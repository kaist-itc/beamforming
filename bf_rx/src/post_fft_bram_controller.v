==> flow/design.v <==
`timescale 1ns / 1ps
module post_fft_bram_controller(input clk, input resetn, input [31:0] fft_m_axis_data_tdata_0, input fft_m_axis_data_tvalid_0, output reg fft_m_axis_data_tready_0, 
    output reg [31:0] addra_0, output reg [3:0] wea_0, output reg [31:0] dina_0, output reg ena_0);
    always@(posedge clk) begin
        if(!resetn) begin
            addra_0 <= 32'b0;
            fft_m_axis_data_tready_0 <= 1'b0;
            wea_0 <= 4'b0000;
            dina_0 <= 32'b0;
            ena_0 <= 1'b0;
        end
        else begin
            if(fft_m_axis_data_tvalid_0) begin
                wea_0 <= 4'b1111;
            end
            else begin
                wea_0 <= 4'b0000;
            end
            if(addra_0<32'd8192) begin
                fft_m_axis_data_tready_0 <= 1'b1;
            end
            else begin
                fft_m_axis_data_tready_0 <= 1'b0;
            end
            dina_0 <= fft_m_axis_data_tdata_0;
            ena_0 <= 1'b1;
            if(fft_m_axis_data_tvalid_0) begin
                addra_0 <= addra_0 + 32'd4;  
            end
            else begin
                addra_0 <= addra_0;            
            end
        end
    end
endmodule
; ---- Tool chain data of post_fft_bram_controller
; The steps from the RTL of post_fft_bram_controller to its reports follow in flow order.
; Lines are those of the file above, counted from 1.
; Cell names lack the library's common part.
; Not given: n/a
[design]
top = post_fft_bram_controller
clock = clk
library = sky130hd
pvt_corner = tt_025C_1v80

; ---- Word level
; Yosys after proc, flatten, opt, wreduce and memory -nomap, before mapping. Enables and synchronous resets that opt folds into registers are not counted as muxes. Memory bits, and registers merged into a memory's read port (data or address), are not among the register bits. Print and check cells are not counted. Equal cells are merged and count once.
[word_totals]
regBits = 70
in_bits = 35
word_cells = 10
[op_classes]
add_sub_neg = 1
n_cmp = 1
mux = 3
[op_table]
columns = op, count
row1 = < comparator 32 x 14 -> 1 bit with constant B, 1
row2 = adder 32 x 3 -> 32 bit with constant B, 1
row3 = two-way mux 4 bit, 1
row4 = two-way mux 1 bit, 2

; ---- Longest topological paths
; Longest topological path by Yosys (ltp), each cell counted once; first at word level (registers and memories cut), then after technology mapping (sequential cells cut; the memories' decode and read muxes count).
[depth]
word_depth = 2
abc_area = 0
ltp_mapped = 7
mapped_depth_nobuf = 5

; ---- Synthesis result
; Yosys stat after the flow's synthesis: flattened, memories mapped to cells. It holds for the ABC_AREA given above (unset counts as 0); a run with the other value may have another netlist.
; Totals and module areas in this step are rounded.
[by_type]
columns = cell, count
row1 = dfxtp_1, 65
row2 = and2_1, 34
row3 = or4_1, 14
row4 = o31ai_1, 13
row5 = a21oi_1, 17
row6 = xor2_1, 8
row7 = buf_4, 8
row8 = nand3_1, 11
row9 = buf_6, 4
row10 = nor2_1, 11
row11 = nand2_1, 10
row12 = nand4_1, 6
row13 = nor4_1, 5
row14 = and4_1, 3
row15 = or3_1, 4
row16 = nand4_4, 1
row17 = mux2i_1, 2
row18 = o21ai_0, 4
; Other cell types: 16; their cells: 26.
[synth_totals]
mapped_cells = 246
area_um2 = 2460
sequential_area_um2 = 1300
ffs = 65

; ---- Path before layout
; Path of least setup slack by OpenSTA after synthesis, without wires, with an ideal clock, recovery checks aside; 20% of the period is set as input and as output delay. Where synthesis merged equal registers, the netlist keeps one of their names.
[synth_timing]
path_type = input to register
from = in fft_m_axis_data_tvalid_0
to = reg addra_0[28]
period_ns = 2.75
input_delay_ns = 0.550
t_first_pin_ns = 0.550
arrival_time_ns = 1.772
required_time_ns = 2.680
path_slack_ns = 0.908
path_delay_ns = 1.292
path_stages = 7
period_less_setup_slack_ns = 1.842
; "path_delay_ns" = arrival - input delay + setup time.
; "path_stages" counts driving pins, that of a launching flip-flop among them; a cell with two outputs on the path counts twice.
; "period_less_setup_slack_ns" = period - worst setup slack (recovery checks aside). The figure is calculated, with input and output delays left at 20% of the set period.
; At most two assigning lines are given for a register; there are more.
[synth_between]
path_cell_list = buf_4 > and2_1 > buf_4 > nand4_4 > buf_6 > or4_1 > a21oi_1
[synth_rtl]
columns = element, line_no
row1 = from (decl), 2  ; module post_fft_bram_controller(input clk, input resetn, input [31:0] fft_m_axis_data_tdata_0, input fft_m_axi ...
row2 = to (assign), 28  ; addra_0 <= addra_0 + 32'd4;
row3 = to (assign), 31  ; addra_0 <= addra_0;
row4 = to (decl), 3  ; output reg [31:0] addra_0, output reg [3:0] wea_0, output reg [31:0] dina_0, output reg ena_0);
; Chain of elaborated cells between the ends: none given.

; ---- Timing after layout
; Path of least setup slack in the final report of stored run 2 (OpenROAD, finished layout, wires in). Where an end is a register, its clock arrival counts in the times.
[layout_timing]
path_type = register to register
from = reg addra_0[9]
to = reg addra_0[24]
period_ns = 1.93
t_first_pin_ns = 0.34
arrival_time_ns = 1.85
required_time_ns = 2.20
path_slack_ns = 0.35
path_stages = 5
; The rows between start and end are the longest chain of elaborated cells between them; the timing report does not say that the signal goes this way. Where chains are equally long, one stands for them.
; A line is the first line of the expression or statement that the cell stems from. Yosys adds cells for indexed reads and writes and turns some case tables into memories.
; At most two assigning lines are given for a register; there are more.
[layout_between]
path_cell_list = dfxtp_4 > and4_4 > nand4_4 > or4_4 > a21oi_2
elab_chain_len = 1
cells_between = 1
lines_between = 1
[layout_rtl]
columns = element, line_no
row1 = from (decl), 3  ; output reg [31:0] addra_0, output reg [3:0] wea_0, output reg [31:0] dina_0, output reg ena_0);
row2 = from (assign), 28  ; addra_0 <= addra_0 + 32'd4;
row3 = from (assign), 31  ; addra_0 <= addra_0;
row4 = adder 32 x 3 -> 32 bit, 28
row5 = to (assign), 28
row6 = to (assign), 31
row7 = to (decl), 3

; Module post_fft_bram_controller, platform sky130hd: 2 stored runs of the flow (Yosys, OpenROAD) with differing settings, in no particular order. Input and output delays are each 20% of the period that was set; the output load is 0.01 pF.
; By "achieved_period_ns" is meant the clock period of the run minus its worst setup slack. This is arithmetic on one report: input and output delays are still those of the set period (20% each).
; "worst_path_allowed_less_slack_ns" means the part of the period allowed to the worst setup path (the constraints hold back 20% at inputs and 20% at outputs) less its slack; where the path has registers, the arrival times of their clocks count too.
; Results are given in rounded form.

[stored run 1: settings]
period_ns = 1.89
CORE_UTILIZATION = 65
PLACE_DENSITY_LB_ADDON = 0.05
CORE_MARGIN = 4
CELL_PAD_IN_SITES_DETAIL_PLACEMENT = 1
GPL_ROUTABILITY_DRIVEN = 0
CTS_CLUSTER_DIAMETER = 206
CAP_MARGIN = 20
MIN_ROUTING_LAYER = met1
MAX_ROUTING_LAYER = met5
SLEW_MARGIN = 20
[stored run 1: results]
outcome = did not finish, placement stopped with FLW-0024

[stored run 2: settings]
period_ns = 1.93
SETUP_SLACK_MARGIN = 0.34
CAP_MARGIN = 20
CORE_MARGIN = 2
CORE_UTILIZATION = 40
SLEW_MARGIN = 20
[stored run 2: results]
worst_path_allowed_less_slack_ns = 1.58
path_kind = register to register
achieved_period_ns = 1.576
yosys.chip_area_um2 = 2460
cell_area_final_um2 = 3980
timing.setup.ws_ns = 0.354
design_die_area_um2 = 6790
