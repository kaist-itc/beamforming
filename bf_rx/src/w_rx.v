==> flow/design.v <==
`timescale 1ns / 1ps
module computeMult8(input clk, input reset, input [1695:0] dataRX, output [15:0] data_out_im, output [15:0] data_out_r, input [4:0] counter, output reg valid);
    wire signed [15:0] w_im_0, w_im_1, w_im_2, w_im_3, w_im_4, w_im_5, w_im_6, w_im_7, w_im_8, w_im_9, w_im_10, w_im_11, w_im_12, w_im_13, w_im_14, w_im_15;
    wire signed [15:0] w_r_0, w_r_1, w_r_2, w_r_3, w_r_4, w_r_5, w_r_6, w_r_7, w_r_8, w_r_9, w_r_10, w_r_11, w_r_12, w_r_13, w_r_14, w_r_15;
    assign {w_im_0, w_im_1, w_im_2, w_im_3, w_im_4, w_im_5, w_im_6, w_im_7, w_im_8, w_im_9, w_im_10, w_im_11, w_im_12, w_im_13, w_im_14, w_im_15} =
        {16'h6943, 16'h51a5, 16'h33f3, 16'h1262, 16'hef72, 16'hcdbe, 16'hafc8, 16'h97cc, 16'h8794, 16'h8055, 16'h8299, 16'h8e34, 16'ha24a, 16'hbd5b, 16'hdd64, 16'h0000};
    assign {w_r_0, w_r_1, w_r_2, w_r_3, w_r_4, w_r_5, w_r_6, w_r_7, w_r_8, w_r_9, w_r_10, w_r_11, w_r_12, w_r_13, w_r_14, w_r_15} =
        {16'hb72b, 16'h9d6c, 16'h8b04, 16'h8154, 16'h8113, 16'h8a48, 16'h9c41, 16'hb5aa, 16'hd49b, 16'hf6c9, 16'h19a6, 16'h3a9b, 16'h5731, 16'h6d48, 16'h7b3b, 16'h7fff};
    wire signed [52:0] data_im_0, data_r_0, data_im_1, data_r_1, data_im_2, data_r_2, data_im_3, data_r_3, 
        data_im_4, data_r_4, data_im_5, data_r_5, data_im_6, data_r_6, data_im_7, data_r_7, 
        data_im_8, data_r_8, data_im_9, data_r_9, data_im_10, data_r_10, data_im_11, data_r_11, 
        data_im_12, data_r_12, data_im_13, data_r_13, data_im_14, data_r_14, data_im_15, data_r_15; 
    assign {data_im_0, data_r_0, data_im_1, data_r_1, data_im_2, data_r_2, data_im_3, data_r_3, 
        data_im_4, data_r_4, data_im_5, data_r_5, data_im_6, data_r_6, data_im_7, data_r_7, 
        data_im_8, data_r_8, data_im_9, data_r_9, data_im_10, data_r_10, data_im_11, data_r_11, 
        data_im_12, data_r_12, data_im_13, data_r_13, data_im_14, data_r_14, data_im_15, data_r_15} = dataRX;
    reg signed [68:0] data_out_im_0, data_out_im_1, data_out_im_2, data_out_im_3, data_out_im_4, data_out_im_5, data_out_im_6, data_out_im_7,
        data_out_im_8, data_out_im_9, data_out_im_10, data_out_im_11, data_out_im_12, data_out_im_13, data_out_im_14, data_out_im_15;
    reg signed [68:0] data_out_r_0, data_out_r_1, data_out_r_2, data_out_r_3, data_out_r_4, data_out_r_5, data_out_r_6, data_out_r_7,
        data_out_r_8, data_out_r_9, data_out_r_10, data_out_r_11, data_out_r_12, data_out_r_13, data_out_r_14, data_out_r_15;
    wire signed [72:0] data_out_im_full, data_out_r_full;
    assign data_out_im_full = data_out_im_0 + data_out_im_1 + data_out_im_2 + data_out_im_3 + data_out_im_4 + data_out_im_5 + data_out_im_6 + data_out_im_7 + 
        data_out_im_8 + data_out_im_9 + data_out_im_10 + data_out_im_11 + data_out_im_12 + data_out_im_13 + data_out_im_14 + data_out_im_15;
    assign data_out_r_full = data_out_r_0 + data_out_r_1 + data_out_r_2 + data_out_r_3 + data_out_r_4 + data_out_r_5 + data_out_r_6 + data_out_r_7 + 
        data_out_r_8 + data_out_r_9 + data_out_r_10 + data_out_r_11 + data_out_r_12 + data_out_r_13 + data_out_r_14 + data_out_r_15;
    assign data_out_im = data_out_im_full[72:57];
    assign data_out_r = data_out_r_full[72:57];
    always@(posedge clk) begin
        if(reset) begin
            data_out_im_0 <= 69'b0;
            data_out_r_0 <= 69'b0;
            data_out_im_1 <= 69'b0;
            data_out_r_1 <= 69'b0;
            data_out_im_2 <= 69'b0;
            data_out_r_2 <= 69'b0;
            data_out_im_3 <= 69'b0;
            data_out_r_3 <= 69'b0;
            data_out_im_4 <= 69'b0;
            data_out_r_4 <= 69'b0;
            data_out_im_5 <= 69'b0;
            data_out_r_5 <= 69'b0;
            data_out_im_6 <= 69'b0;
            data_out_r_6 <= 69'b0;
            data_out_im_7 <= 69'b0;
            data_out_r_7 <= 69'b0;
            data_out_im_8 <= 69'b0;
            data_out_r_8 <= 69'b0;
            data_out_im_9 <= 69'b0;
            data_out_r_9 <= 69'b0;
            data_out_im_10 <= 69'b0;
            data_out_r_10 <= 69'b0;
            data_out_im_11 <= 69'b0;
            data_out_r_11 <= 69'b0;
            data_out_im_12 <= 69'b0;
            data_out_r_12 <= 69'b0;
            data_out_im_13 <= 69'b0;
            data_out_r_13 <= 69'b0;
            data_out_im_14 <= 69'b0;
            data_out_r_14 <= 69'b0;
            data_out_im_15 <= 69'b0;
            data_out_r_15 <= 69'b0;
            valid <= 1'b0;
        end
        else begin
            if(counter == 5'b10000) begin
                data_out_im_0 <= w_im_0*data_r_0 + w_r_0*data_im_0;  
                data_out_r_0 <= -w_im_0*data_im_0 + w_r_0*data_r_0;
                data_out_im_1 <= w_im_1*data_r_1 + w_r_1*data_im_1;
                data_out_r_1 <= -w_im_1*data_im_1 + w_r_1*data_r_1;
                data_out_im_2 <= w_im_2*data_r_2 + w_r_2*data_im_2;
                data_out_r_2 <= -w_im_2*data_im_2 + w_r_2*data_r_2;
                data_out_im_3 <= w_im_3*data_r_3 + w_r_3*data_im_3;
                data_out_r_3 <= -w_im_3*data_im_3 + w_r_3*data_r_3;
                data_out_im_4 <= w_im_4*data_r_4 + w_r_4*data_im_4;
                data_out_r_4 <= -w_im_4*data_im_4 + w_r_4*data_r_4;
                data_out_im_5 <= w_im_5*data_r_5 + w_r_5*data_im_5;
                data_out_r_5 <= -w_im_5*data_im_5 + w_r_5*data_r_5;
                data_out_im_6 <= w_im_6*data_r_6 + w_r_6*data_im_6;
                data_out_r_6 <= -w_im_6*data_im_6 + w_r_6*data_r_6;
                data_out_im_7 <= w_im_7*data_r_7 + w_r_7*data_im_7;
                data_out_r_7 <= -w_im_7*data_im_7 + w_r_7*data_r_7;
                data_out_im_8 <= w_im_8*data_r_8 + w_r_8*data_im_8;
                data_out_r_8 <= -w_im_8*data_im_8 + w_r_8*data_r_8;
                data_out_im_9 <= w_im_9*data_r_9 + w_r_9*data_im_9;
                data_out_r_9 <= -w_im_9*data_im_9 + w_r_9*data_r_9;
                data_out_im_10 <= w_im_10*data_r_10 + w_r_10*data_im_10;
                data_out_r_10 <= -w_im_10*data_im_10 + w_r_10*data_r_10;
                data_out_im_11 <= w_im_11*data_r_11 + w_r_11*data_im_11;
                data_out_r_11 <= -w_im_11*data_im_11 + w_r_11*data_r_11;
                data_out_im_12 <= w_im_12*data_r_12 + w_r_12*data_im_12;
                data_out_r_12 <= -w_im_12*data_im_12 + w_r_12*data_r_12;
                data_out_im_13 <= w_im_13*data_r_13 + w_r_13*data_im_13;
                data_out_r_13 <= -w_im_13*data_im_13 + w_r_13*data_r_13;
                data_out_im_14 <= w_im_14*data_r_14 + w_r_14*data_im_14;
                data_out_r_14 <= -w_im_14*data_im_14 + w_r_14*data_r_14;
                data_out_im_15 <= w_im_15*data_r_15 + w_r_15*data_im_15;
                data_out_r_15 <= -w_im_15*data_im_15 + w_r_15*data_r_15;
                valid <= 1'b1;                
            end
            else begin
                data_out_im_0 <= 69'b0;
                data_out_r_0 <= 69'b0;
                data_out_im_1 <= 69'b0;
                data_out_r_1 <= 69'b0;
                data_out_im_2 <= 69'b0;
                data_out_r_2 <= 69'b0;
                data_out_im_3 <= 69'b0;
                data_out_r_3 <= 69'b0;
                data_out_im_4 <= 69'b0;
                data_out_r_4 <= 69'b0;
                data_out_im_5 <= 69'b0;
                data_out_r_5 <= 69'b0;
                data_out_im_6 <= 69'b0;
                data_out_r_6 <= 69'b0;
                data_out_im_7 <= 69'b0;
                data_out_r_7 <= 69'b0;
                data_out_im_8 <= 69'b0;
                data_out_r_8 <= 69'b0;
                data_out_im_9 <= 69'b0;
                data_out_r_9 <= 69'b0;
                data_out_im_10 <= 69'b0;
                data_out_r_10 <= 69'b0;
                data_out_im_11 <= 69'b0;
                data_out_r_11 <= 69'b0;
                data_out_im_12 <= 69'b0;
                data_out_r_12 <= 69'b0;
                data_out_im_13 <= 69'b0;
                data_out_r_13 <= 69'b0;
                data_out_im_14 <= 69'b0;
                data_out_r_14 <= 69'b0;
                data_out_im_15 <= 69'b0;
                data_out_r_15 <= 69'b0;
                valid <= 1'b0;
            end
        end
    end
endmodule
module w_rx(input clk, input resetn,
    input FMC_valid_cable,
    input FMC_isIM_cable,
    output reg FMC_ready_cable,
    input [52:0] FMC_data_cable,
    output [31:0] fifo_in,
    output fifo_wr_en,
    input fifo_ready);
    wire [1695:0] dataRX;
    wire [33:0] data;
    reg [4:0] counter;
    reg [52:0] data_imag_0, data_real_0, data_imag_1, data_real_1, data_imag_2, data_real_2, data_imag_3, data_real_3, 
        data_imag_4, data_real_4, data_imag_5, data_real_5, data_imag_6, data_real_6, data_imag_7, data_real_7, 
        data_imag_8, data_real_8, data_imag_9, data_real_9, data_imag_10, data_real_10, data_imag_11, data_real_11, 
        data_imag_12, data_real_12, data_imag_13, data_real_13, data_imag_14, data_real_14, data_imag_15, data_real_15; 
    always@(posedge clk) begin
        if(!resetn) begin
            FMC_ready_cable <= 1'b0;
            counter <= 5'b0;
            data_imag_0 <= 53'b0;
            data_real_0 <= 53'b0;
            data_imag_1 <= 53'b0;
            data_real_1 <= 53'b0;
            data_imag_2 <= 53'b0;
            data_real_2 <= 53'b0;
            data_imag_3 <= 53'b0;
            data_real_3 <= 53'b0;
            data_imag_4 <= 53'b0;
            data_real_4 <= 53'b0;
            data_imag_5 <= 53'b0;
            data_real_5 <= 53'b0;
            data_imag_6 <= 53'b0;
            data_real_6 <= 53'b0;
            data_imag_7 <= 53'b0;
            data_real_7 <= 53'b0;            
            data_imag_8 <= 53'b0;
            data_real_8 <= 53'b0;
            data_imag_9 <= 53'b0;
            data_real_9 <= 53'b0;
            data_imag_10 <= 53'b0;
            data_real_10 <= 53'b0;
            data_imag_11 <= 53'b0;
            data_real_11 <= 53'b0;
            data_imag_12 <= 53'b0;
            data_real_12 <= 53'b0;
            data_imag_13 <= 53'b0;
            data_real_13 <= 53'b0;
            data_imag_14 <= 53'b0;
            data_real_14 <= 53'b0;
            data_imag_15 <= 53'b0;
            data_real_15 <= 53'b0;
        end
        else begin
            if(counter==5'b00000 && FMC_valid_cable && FMC_isIM_cable) begin
                data_imag_0 <= FMC_data_cable;
                counter <=  counter;
                FMC_ready_cable <= 1'b0;
            end
            else if(counter==5'b00000 && FMC_valid_cable && !FMC_isIM_cable) begin
                data_real_0 <= FMC_data_cable;
                counter <=  counter + 5'b00001;
                FMC_ready_cable <= 1'b0;
            end
            else if(counter==5'b00001 && FMC_valid_cable && FMC_isIM_cable) begin
                data_imag_1 <= FMC_data_cable;
                FMC_ready_cable <= 1'b0;
            end
            else if(counter==5'b00001 && FMC_valid_cable && !FMC_isIM_cable) begin
                data_real_1 <= FMC_data_cable;
                counter <=  counter + 5'b00001;                
                FMC_ready_cable <= 1'b0;
            end
            else if(counter==5'b00010 && FMC_valid_cable && FMC_isIM_cable) begin
                data_imag_2 <= FMC_data_cable;
                FMC_ready_cable <= 1'b0;
            end
            else if(counter==5'b00010 && FMC_valid_cable && !FMC_isIM_cable) begin
                data_real_2 <= FMC_data_cable;
                counter <=  counter + 5'b00001;                
                FMC_ready_cable <= 1'b0;
            end
            else if(counter==5'b00011 && FMC_valid_cable && FMC_isIM_cable) begin
                data_imag_3 <= FMC_data_cable;
                FMC_ready_cable <= 1'b0;
            end
            else if(counter==5'b00011 && FMC_valid_cable && !FMC_isIM_cable) begin
                data_real_3 <= FMC_data_cable;
                counter <=  counter + 5'b00001;                
                FMC_ready_cable <= 1'b0;
            end
            else if(counter==5'b00100 && FMC_valid_cable && FMC_isIM_cable) begin
                data_imag_4 <= FMC_data_cable;
                FMC_ready_cable <= 1'b0;
            end
            else if(counter==5'b00100 && FMC_valid_cable && !FMC_isIM_cable) begin
                data_real_4 <= FMC_data_cable;
                counter <=  counter + 5'b00001;                
                FMC_ready_cable <= 1'b0;
            end
            else if(counter==5'b00101 && FMC_valid_cable && FMC_isIM_cable) begin
                data_imag_5 <= FMC_data_cable;
                FMC_ready_cable <= 1'b0;
            end
            else if(counter==5'b00101 && FMC_valid_cable && !FMC_isIM_cable) begin
                data_real_5 <= FMC_data_cable;
                counter <=  counter + 5'b00001;
                FMC_ready_cable <= 1'b0;                
            end
            else if(counter==5'b00110 && FMC_valid_cable && FMC_isIM_cable) begin
                data_imag_6 <= FMC_data_cable;
                FMC_ready_cable <= 1'b0;
            end
            else if(counter==5'b00110 && FMC_valid_cable && !FMC_isIM_cable) begin
                data_real_6 <= FMC_data_cable;
                counter <=  counter + 5'b00001;                
                FMC_ready_cable <= 1'b0;
            end
            else if(counter==5'b00111 && FMC_valid_cable && FMC_isIM_cable) begin
                data_imag_7 <= FMC_data_cable;
                FMC_ready_cable <= 1'b0;
            end
            else if(counter==5'b00111 && FMC_valid_cable && !FMC_isIM_cable) begin
                data_real_7 <= FMC_data_cable;
                counter <=  counter + 5'b00001;                
                FMC_ready_cable <= 1'b0;
            end
            else if(counter==5'b01000 && FMC_valid_cable && FMC_isIM_cable) begin
                data_imag_8 <= FMC_data_cable;
                FMC_ready_cable <= 1'b0;
            end
            else if(counter==5'b01000 && FMC_valid_cable && !FMC_isIM_cable) begin
                data_real_8 <= FMC_data_cable;
                counter <=  counter + 5'b00001;                
                FMC_ready_cable <= 1'b0;
            end
            else if(counter==5'b01001 && FMC_valid_cable && FMC_isIM_cable) begin
                data_imag_9 <= FMC_data_cable;
                FMC_ready_cable <= 1'b0;
            end
            else if(counter==5'b01001 && FMC_valid_cable && !FMC_isIM_cable) begin
                data_real_9 <= FMC_data_cable;
                counter <=  counter + 5'b00001;                
                FMC_ready_cable <= 1'b0;
            end
            else if(counter==5'b01010 && FMC_valid_cable && FMC_isIM_cable) begin
                data_imag_10 <= FMC_data_cable;
                FMC_ready_cable <= 1'b0;
            end
            else if(counter==5'b01010 && FMC_valid_cable && !FMC_isIM_cable) begin
                data_real_10 <= FMC_data_cable;
                counter <=  counter + 5'b00001;                
                FMC_ready_cable <= 1'b0;
            end
            else if(counter==5'b01011 && FMC_valid_cable && FMC_isIM_cable) begin
                data_imag_11 <= FMC_data_cable;
                FMC_ready_cable <= 1'b0;
            end
            else if(counter==5'b01011 && FMC_valid_cable && !FMC_isIM_cable) begin
                data_real_11 <= FMC_data_cable;
                counter <=  counter + 5'b00001;                
                FMC_ready_cable <= 1'b0;
            end
            else if(counter==5'b01100 && FMC_valid_cable && FMC_isIM_cable) begin
                data_imag_12 <= FMC_data_cable;
                FMC_ready_cable <= 1'b0;
            end
            else if(counter==5'b01100 && FMC_valid_cable && !FMC_isIM_cable) begin
                data_real_12 <= FMC_data_cable;
                counter <=  counter + 5'b00001;                
                FMC_ready_cable <= 1'b0;
            end
            else if(counter==5'b01101 && FMC_valid_cable && FMC_isIM_cable) begin
                data_imag_13 <= FMC_data_cable;
                FMC_ready_cable <= 1'b0;
            end
            else if(counter==5'b01101 && FMC_valid_cable && !FMC_isIM_cable) begin
                data_real_13 <= FMC_data_cable;
                counter <=  counter + 5'b00001;                
                FMC_ready_cable <= 1'b0;
            end
            else if(counter==5'b01110 && FMC_valid_cable && FMC_isIM_cable) begin
                data_imag_14 <= FMC_data_cable;
                FMC_ready_cable <= 1'b0;
            end
            else if(counter==5'b01110 && FMC_valid_cable && !FMC_isIM_cable) begin
                data_real_14 <= FMC_data_cable;
                counter <=  counter + 5'b00001;                
                FMC_ready_cable <= 1'b0;
            end
            else if(counter==5'b01111 && FMC_valid_cable && FMC_isIM_cable) begin
                data_imag_15 <= FMC_data_cable;
                FMC_ready_cable <= 1'b0;
            end
            else if(counter==5'b01111 && FMC_valid_cable && !FMC_isIM_cable) begin
                data_real_15 <= FMC_data_cable;
                counter <=  counter + 5'b00001;                
                FMC_ready_cable <= 1'b0;
            end
            else if(counter==5'b10000) begin
                counter <=  5'b00000;
                FMC_ready_cable <= fifo_ready;
            end
            else begin  
                counter <=  5'b00000;  
                FMC_ready_cable <= fifo_ready;
            end
        end
    end
    assign dataRX = {data_imag_0, data_real_0, data_imag_1, data_real_1, data_imag_2, data_real_2, data_imag_3, data_real_3, 
        data_imag_4, data_real_4, data_imag_5, data_real_5, data_imag_6, data_real_6, data_imag_7, data_real_7, 
        data_imag_8, data_real_8, data_imag_9, data_real_9, data_imag_10, data_real_10, data_imag_11, data_real_11, 
        data_imag_12, data_real_12, data_imag_13, data_real_13, data_imag_14, data_real_14, data_imag_15, data_real_15};
    wire [15:0] data_out_im, data_out_r;
    wire valid;
    computeMult8 cm(.clk(clk), .reset(reset), .dataRX(dataRX), .data_out_im(data_out_im), .data_out_r(data_out_r), .counter(counter), .valid(valid));
    assign fifo_in = {data_out_im,data_out_r};
    assign fifo_wr_en = valid;
endmodule
# == Step by step through the tools: w_rx ==
# What the tools print for w_rx, step after step.
# Lines are those of the file above, counted from 1.
# Library cell names are shortened.
# Not given: -
# design
top_module,w_rx
clk_port,clk
cell_library,sky130hd
pvt_corner,tt_025C_1v80

# == Word-level counts ==
# Counts by Yosys on the flattened word-level netlist (proc, flatten, opt, wreduce; memories kept). Register bits leave out memories and registers merged into their read ports (data or address). Print and check cells are left out. Cells with the same type and inputs are merged into one.
# word_totals
word_cells,370
inputBits,58
reg_bits,3911
# classes
n_addsub,61
muxes,32
bitwise,33
n_reduce_logical,84
n_eq,31
n_mul,62
# ops
op,n
16-bit by 53-bit multiplier with 69-bit output with constant A,22
13-bit by 53-bit multiplier with 66-bit output with constant A,16
14-bit by 53-bit multiplier with 67-bit output with constant A,14
15-bit by 53-bit multiplier with 68-bit output with constant A,10
69-bit adder,30
73-bit by 69-bit adder with 73-bit output,28
5-bit 2-to-1 mux,31
69-bit by 69-bit adder with 70-bit output,2
1-bit logical AND,48
5-bit by 4-bit equality test with 1-bit output with constant B,8
1-bit inverter,33
33-bit OR reduction,1
16-bit AND reduction,2
32-bit AND reduction,1
31-bit AND reduction,1
30-bit AND reduction,1
29-bit AND reduction,1
28-bit AND reduction,1
27-bit AND reduction,1
26-bit AND reduction,1
25-bit AND reduction,1
24-bit AND reduction,1
23-bit AND reduction,1
22-bit AND reduction,1
21-bit AND reduction,1
20-bit AND reduction,1
5-bit by 3-bit equality test with 1-bit output with constant B,4
19-bit AND reduction,1
# Not listed: further kinds 39, cells in them 40.

# == Depth ==
# Depth = most cells in a row (Yosys ltp): at word level without a register or memory, in the mapped netlist without a sequential cell, where the memories' decode and read muxes count.
# depth
ltp_word,34
ABC_AREA,0
mapped_depth,7
mapped_depth_nobuf,7

# == Netlist ==
# The flow's flattened synthesis, as Yosys stat reports it; memories are mapped. The netlist is that of the ABC_AREA named above (0 if unset); the other value can give another one.
# The area totals of this step are shown rounded.
# synth_totals
synth_area_um2,692
seq_area_um2,120
n_buf,34
ff_cells,6
stdcells,90
# types
type,n
buf_4,33
dfxtp_1,6
ha_1,5
nor2_1,8
inv_1,5
a2bb2oi_1,2
a211oi_1,2
a21oi_1,3
nand3_1,3
o211ai_1,2
nor2b_1,2
nor3b_2,1
and2b_4,1
mux2i_1,1
o21ai_1,2
xor2_1,1
and2b_1,1
nand2_1,2
# Other cell types: 10; their cells: 10.
# By module: a second synthesis without flattening, with its own total; a netlist apart from the flattened one above.
# unflattened
hier_cells,109381
area_unflattened_um2,1060000
# Each row is one instance without its submodules.
# modules
module,instances,area_um2,mod_seq_area_um2,cells
computeMult8,1,994000,44100,101775
w_rx,1,64200,34100,7606

# == Worst setup path after synthesis ==
# OpenSTA on the mapped netlist: ideal clock, no wires. The path of least setup slack (recovery checks aside). Input and output delay are each 20% of the period. Register names are those of the netlist, which keeps one name where synthesis merged equal registers.
# synth_path
path_kind,reg-to-reg
startpoint,register counter[0]
endpoint,register counter[0]
launch_ps,0
path_stages,8
setup_slack_ps,282
tclk_ps,1920
arrival_time_ps,1521
delay_ps,1638
period_less_setup_slack_ps,1638
# "delay_ps" is the arrival time less input delay plus setup time.
# "path_stages" counts driving pins, that of a launching flip-flop among them; a cell with two outputs on the path counts twice.
# "period_less_setup_slack_ps" = period - worst setup slack (recovery checks aside). The figure is calculated, with input and output delays left at 20% of the set period.
# Between the ends stands the longest chain of elaborated cells between them, by number of cells; it is not shown to be the way that was timed. Of several equally long chains one is given.
# Each line given opens the expression or statement behind the cell; cells for indexed reads and writes are added by Yosys, which also makes memories of some case tables.
# A register here has more assigning lines than the two given.
# synth_between
path_cell_list,dfxtp_1 > ha_1 > and3_1 > ha_1 > o21ai_1 > o211ai_1 > nand2_1 > nor2_1
elab_chain_len,34
# synth_lines
element,line_no,source
"start, declared",148,reg [4:0] counter;
"start, assigned",193,counter <=  counter;
"start, assigned",198,counter <=  counter + 5'b00001;
5-bit by 4-bit equality test with 1-bit output,331,else if(counter==5'b01111 && FMC_valid_cable && !FMC_isIM_cable) begin
1-bit logical AND x2,331,
5-bit 2-to-1 mux,331,
5-bit 2-to-1 mux,327,else if(counter==5'b01111 && FMC_valid_cable && FMC_isIM_cable) begin
5-bit 2-to-1 mux,322,else if(counter==5'b01110 && FMC_valid_cable && !FMC_isIM_cable) begin
5-bit 2-to-1 mux,318,else if(counter==5'b01110 && FMC_valid_cable && FMC_isIM_cable) begin
5-bit 2-to-1 mux,313,else if(counter==5'b01101 && FMC_valid_cable && !FMC_isIM_cable) begin
[19 not listed],-,
5-bit 2-to-1 mux,223,else if(counter==5'b00011 && FMC_valid_cable && !FMC_isIM_cable) begin
5-bit 2-to-1 mux,219,else if(counter==5'b00011 && FMC_valid_cable && FMC_isIM_cable) begin
5-bit 2-to-1 mux,214,else if(counter==5'b00010 && FMC_valid_cable && !FMC_isIM_cable) begin
5-bit 2-to-1 mux,210,else if(counter==5'b00010 && FMC_valid_cable && FMC_isIM_cable) begin
5-bit 2-to-1 mux,205,else if(counter==5'b00001 && FMC_valid_cable && !FMC_isIM_cable) begin
5-bit 2-to-1 mux,201,else if(counter==5'b00001 && FMC_valid_cable && FMC_isIM_cable) begin
5-bit 2-to-1 mux,196,else if(counter==5'b00000 && FMC_valid_cable && !FMC_isIM_cable) begin
"end, assigned",193,
"end, assigned",198,
"end, declared",148,

# == Timing after layout ==
# Path of least setup slack in the final report of stored run 1 (OpenROAD, finished layout, wires in). Where an end is a register, its clock arrival counts in the times.
# The report prints the path's times to 10 ps; the period is as set.
# layout_path
path_kind,reg-to-reg
startpoint,register counter[0]
endpoint,register counter[3]
setup_slack_ps,150
arrival_time_ps,1810
tclk_ps,1830
path_stages,9
launch_ps,240
# Between the ends stands the longest chain of elaborated cells between them, by number of cells; it is not shown to be the way that was timed. Of several equally long chains one is given.
# A register here has more assigning lines than the two given.
# layout_between
path_cell_list,dfxtp_2 > inv_1 > ha_1 > a211oi_2 > buf_4 > nor2_1 > a211oi_2 > a2bb2oi_1 > a21oi_1
elab_chain_len,34
# layout_lines
element,line_no,source
"start, declared",148,reg [4:0] counter;
"start, assigned",193,counter <=  counter;
"start, assigned",198,counter <=  counter + 5'b00001;
5-bit by 4-bit equality test with 1-bit output,331,else if(counter==5'b01111 && FMC_valid_cable && !FMC_isIM_cable) begin
1-bit logical AND x2,331,
5-bit 2-to-1 mux,331,
5-bit 2-to-1 mux,327,else if(counter==5'b01111 && FMC_valid_cable && FMC_isIM_cable) begin
5-bit 2-to-1 mux,322,else if(counter==5'b01110 && FMC_valid_cable && !FMC_isIM_cable) begin
5-bit 2-to-1 mux,318,else if(counter==5'b01110 && FMC_valid_cable && FMC_isIM_cable) begin
5-bit 2-to-1 mux,313,else if(counter==5'b01101 && FMC_valid_cable && !FMC_isIM_cable) begin
[19 not listed],-,
5-bit 2-to-1 mux,223,else if(counter==5'b00011 && FMC_valid_cable && !FMC_isIM_cable) begin
5-bit 2-to-1 mux,219,else if(counter==5'b00011 && FMC_valid_cable && FMC_isIM_cable) begin
5-bit 2-to-1 mux,214,else if(counter==5'b00010 && FMC_valid_cable && !FMC_isIM_cable) begin
5-bit 2-to-1 mux,210,else if(counter==5'b00010 && FMC_valid_cable && FMC_isIM_cable) begin
5-bit 2-to-1 mux,205,else if(counter==5'b00001 && FMC_valid_cable && !FMC_isIM_cable) begin
5-bit 2-to-1 mux,201,else if(counter==5'b00001 && FMC_valid_cable && FMC_isIM_cable) begin
5-bit 2-to-1 mux,196,else if(counter==5'b00000 && FMC_valid_cable && !FMC_isIM_cable) begin
"end, assigned",193,
"end, assigned",198,
"end, declared",148,

# Stored flow runs of w_rx (2 of them; Yosys, OpenROAD, sky130hd). They differ in their settings and are not a sequence. Constraints: input delay and output delay 20% of the set period each, output load 0.01 pF.
# "period_reached_ps" is the run's clock period less its worst setup slack. It is reckoned from that one timing run; input and output delays stay at 20% of the period that was set.
# By "worstPathTime_ps" is meant the share of the clock period that the worst setup path is allowed (20% is reserved at inputs, 20% at outputs), minus its slack. Clock arrival times at its registers enter into it.
# "total_power_w" rests on the timing tool's default activity at the inputs, not on a simulated workload.
# "worstPathTime_ps" is known to 10 ps.
# The measured numbers are rounded.
# Settings: . = not set for that run.
stored run,period_ns,CORE_UTILIZATION,CAP_MARGIN,CORE_MARGIN,SLEW_MARGIN,SETUP_SLACK_MARGIN,PLACE_DENSITY,CORE_ASPECT_RATIO,CELL_PAD_IN_SITES_GLOBAL_PLACEMENT,CTS_CLUSTER_DIAMETER,period_reached_ps,design.die.area_um2,utilization_pct,fin_ws_ps,total_power_w,worstPathTime_ps,worst_setup_path_type,tns_ps,ws_hold_ps,synth_chip_area_um2,stdcell_area_um2
stored run 1,1.83,41,20,2,20,.,.,.,.,.,1678,2030,48.1,152,0.000389,1680,reg-to-reg,0,538,692,741
stored run 2,2.41,24,20,9,0,0.68,0.91,0.91,2,52,1632,5140,29.0,778,0.000297,1630,reg-to-reg,0,555,692,790
